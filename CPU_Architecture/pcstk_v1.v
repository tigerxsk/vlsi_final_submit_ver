==> flow/design.v <==
module pcstk_v1 (clk, jump, ret, jnumber, stko, pc,pc_in);
input [11:0] jnumber, stko, pc_in;
input clk, jump, ret;
output reg [11:0] pc;
always @(posedge clk)
begin
    case (ret)
        0: begin
            if (jump == 0)
                pc <= pc_in + 1;
            else
                pc <= pc_in+ jnumber;
        end
        1: pc <= stko;
    endcase
end
endmodule
# Step by step through the tools: pcstk_v1
# What the tools print for pcstk_v1, step after step.
# Line numbers count from 1 in the design file above.
# Library cell names are shortened.
# The mark -- stands for no value.
# inputs
top	pcstk_v1
clk_port	clk
cell_library	sky130hd
lib_corner	tt_025C_1v80

# After elaboration
# Source: Yosys, flattened and elaborated, memories not mapped. Widths are those after wreduce; folded enables and synchronous resets count as part of the registers. Registers that Yosys merges into a memory's read port (data or address) are not register bits. Print and check cells do not count. Equal cells are merged and count once.
# bits
clocked_rd_ports_x_width	0
ramBits	0
latch_bits	0
mem_count	0
regBits	12
in_bits	39
out_inout_bits	12
mem_bits_ro	0
# classes
compare	0
addsub	2
n_shift	0
div	0
bitwise	1
n_reduce_logical	0
n_eq	0
muxes	2
multipliers	0
# ops
cell	count
case mux 12 bit (select 2 bit)	1
adder 12 x 1 -> 12 bit with constant B	1
adder 12 bit	1
2-to-1 mux 12 bit	1
inverter 1 bit	1

# Logic depth
# Depth = most cells in a row (Yosys ltp): at word level without a register or memory, in the mapped netlist without a sequential cell, where the memories' decode and read muxes count.
# depth
ltp_word	3
ABC_AREA	0
depth_mapped	9

# After synthesis
# Source: synth_stat.txt of the flow (Yosys; design flattened, memories mapped). It holds for the ABC_AREA given above (unset counts as 0); a run with the other value may have another netlist.
# types
type	count
dfxtp_1	12
ha_1	11
and2_1	10
a21o_1	7
o21ai_0	9
nand2_1	11
a21oi_1	6
xnor2_1	3
xor2_1	3
and3_1	4
mux2_2	2
fa_1	1
inv_1	5
o31a_1	2
a211oi_1	2
mux2_4	1
o211ai_1	2
o21a_1	2
# Not listed: further types 13, cells in them 18.
# synth_totals
cells	111
buffers	3
yosys_area_um2	948.4
ffs	12
seqArea_um2	240.2

# Path before layout
# OpenSTA on the mapped netlist: ideal clock, no wires. The path of least setup slack (recovery checks aside). Input and output delay are each 20% of the period. Register names are those of the netlist, which keeps one name where synthesis merged equal registers.
# synth_timing
path_kind	input to register
from	input jump
to	register pc[8]
arrival_time_ps	2239
n_path_buf	1
delay_ps	1707
stages	8
setup_slack_ps	668
setup_ps	62
launch_ps	594
in_delay_ps	594
period_ps	2970
synth_period_reached_ps	2302
# "delay_ps" = arrival - input delay + setup time.
# "stages": output pins that drive a net of the path, with the launching flip-flop's if there is one; two outputs of one cell count as two.
# "synth_period_reached_ps" is the clock period less the worst setup slack; recovery checks do not enter. This is arithmetic on one report: input and output delays are still those of the set period (20% each).
# The rows between start and end are the longest chain of elaborated cells between them; the timing report does not say that the signal goes this way. Where chains are equally long, one stands for them.
# Each line given opens the expression or statement behind the cell; cells for indexed reads and writes are added by Yosys, which also makes memories of some case tables.
# At most two assigning lines are given for a register; there are more.
# synth_between
path_cell_list	clkbuf_1 > and2_1 > ha_1 > nor2b_4 > o31a_1 > o31a_1 > mux2_4 > nor2_2
elab_chain_cells	2
# synth_rtl
element	line_no	source
start, declared	3	input clk, jump, ret;
2-to-1 mux 12 bit	9	if (jump == 0)
case mux 12 bit (select 2 bit)	7	case (ret)
end, assigned	10	pc <= pc_in + 1;
end, assigned	12	pc <= pc_in+ jnumber;
end, declared	4	output reg [11:0] pc;

# Worst path after layout
# Path of least setup slack in the final report of flow run 1 (OpenROAD, finished layout, wires in). Where an end is a register, its clock arrival counts in the times.
# The path's times are printed in steps of 10 ps; the period is the one set.
# layout_timing
path_kind	input to register
from	input jnumber[0]
to	register pc[8]
period_ps	2550
launch_ps	510
n_path_buf	1
stages	10
arrival_time_ps	2560
setup_slack_ps	170
setup_ps	60
in_delay_ps	510
# The rows between start and end are the longest chain of elaborated cells between them; the timing report does not say that the signal goes this way. Where chains are equally long, one stands for them.
# At most two assigning lines are given for a register; there are more.
# layout_between
path_cell_list	clkdlybuf4s50_1 > nand2b_1 > ha_1 > inv_1 > fa_2 > nor2b_4 > o31a_1 > o31a_1 > mux2_4 > nor2_2
elab_chain_cells	3
# layout_rtl
element	line_no	source
start, declared	2	input [11:0] jnumber, stko, pc_in;
adder 12 bit	12	pc <= pc_in+ jnumber;
2-to-1 mux 12 bit	9	if (jump == 0)
case mux 12 bit (select 2 bit)	7	case (ret)
end, assigned	10	pc <= pc_in + 1;
end, assigned	12
end, declared	4	output reg [11:0] pc;

# Measured results for pcstk_v1: 2 stored runs of the Yosys and OpenROAD flow on sky130hd. The settings differ; the order carries no meaning. The constraints put input and output delay at 20% of the set period each and load the outputs with 0.01 pF.
# "achieved_clock_period_ps" means the clock period less the worst setup slack. The figure is calculated, with input and output delays left at 20% of the set period.
# "worst_path_time_ps" = time allowed to the worst setup path (clock period - input delay - output delay, where it has them) - its slack; a late launch clock adds to it, a late capture clock takes from it.
# "final_power_mw": no workload was simulated; the value follows from the tool's default switching activity.
# "worst_path_time_ps" is given in steps of 10 ps.
# A setting shown as n/a is not set for that run.
# Among the results, n/a means that no value is shown for the run.
name,flow run 1,flow run 2
period_ns,2.55,2.27
CORE_UTILIZATION,21,58
CAP_MARGIN,20,20
CORE_MARGIN,2,2
SLEW_MARGIN,20,20
SETUP_SLACK_MARGIN,n/a,0.67
PLACE_DENSITY_LB_ADDON,n/a,0.08
ABC_AREA,n/a,0
GPL_TIMING_DRIVEN,n/a,1
worst_setup_slack_ps,166,n/a
final_power_mw,0.7235,n/a
yosys_chip_area_um2,948.4,n/a
util_frac,0.395,n/a
holdWs_ps,834,n/a
total_die_area_um2,5069.4,n/a
tns_setup_ps,0,n/a
achieved_clock_period_ps,2384,n/a
worst_path_time_ps,1870,n/a
timing.worst_path_kind,input to register,n/a
stdcell_area_um2,1720.4,n/a
# Flow run 2: not finished: placement ended with error FLW-0024
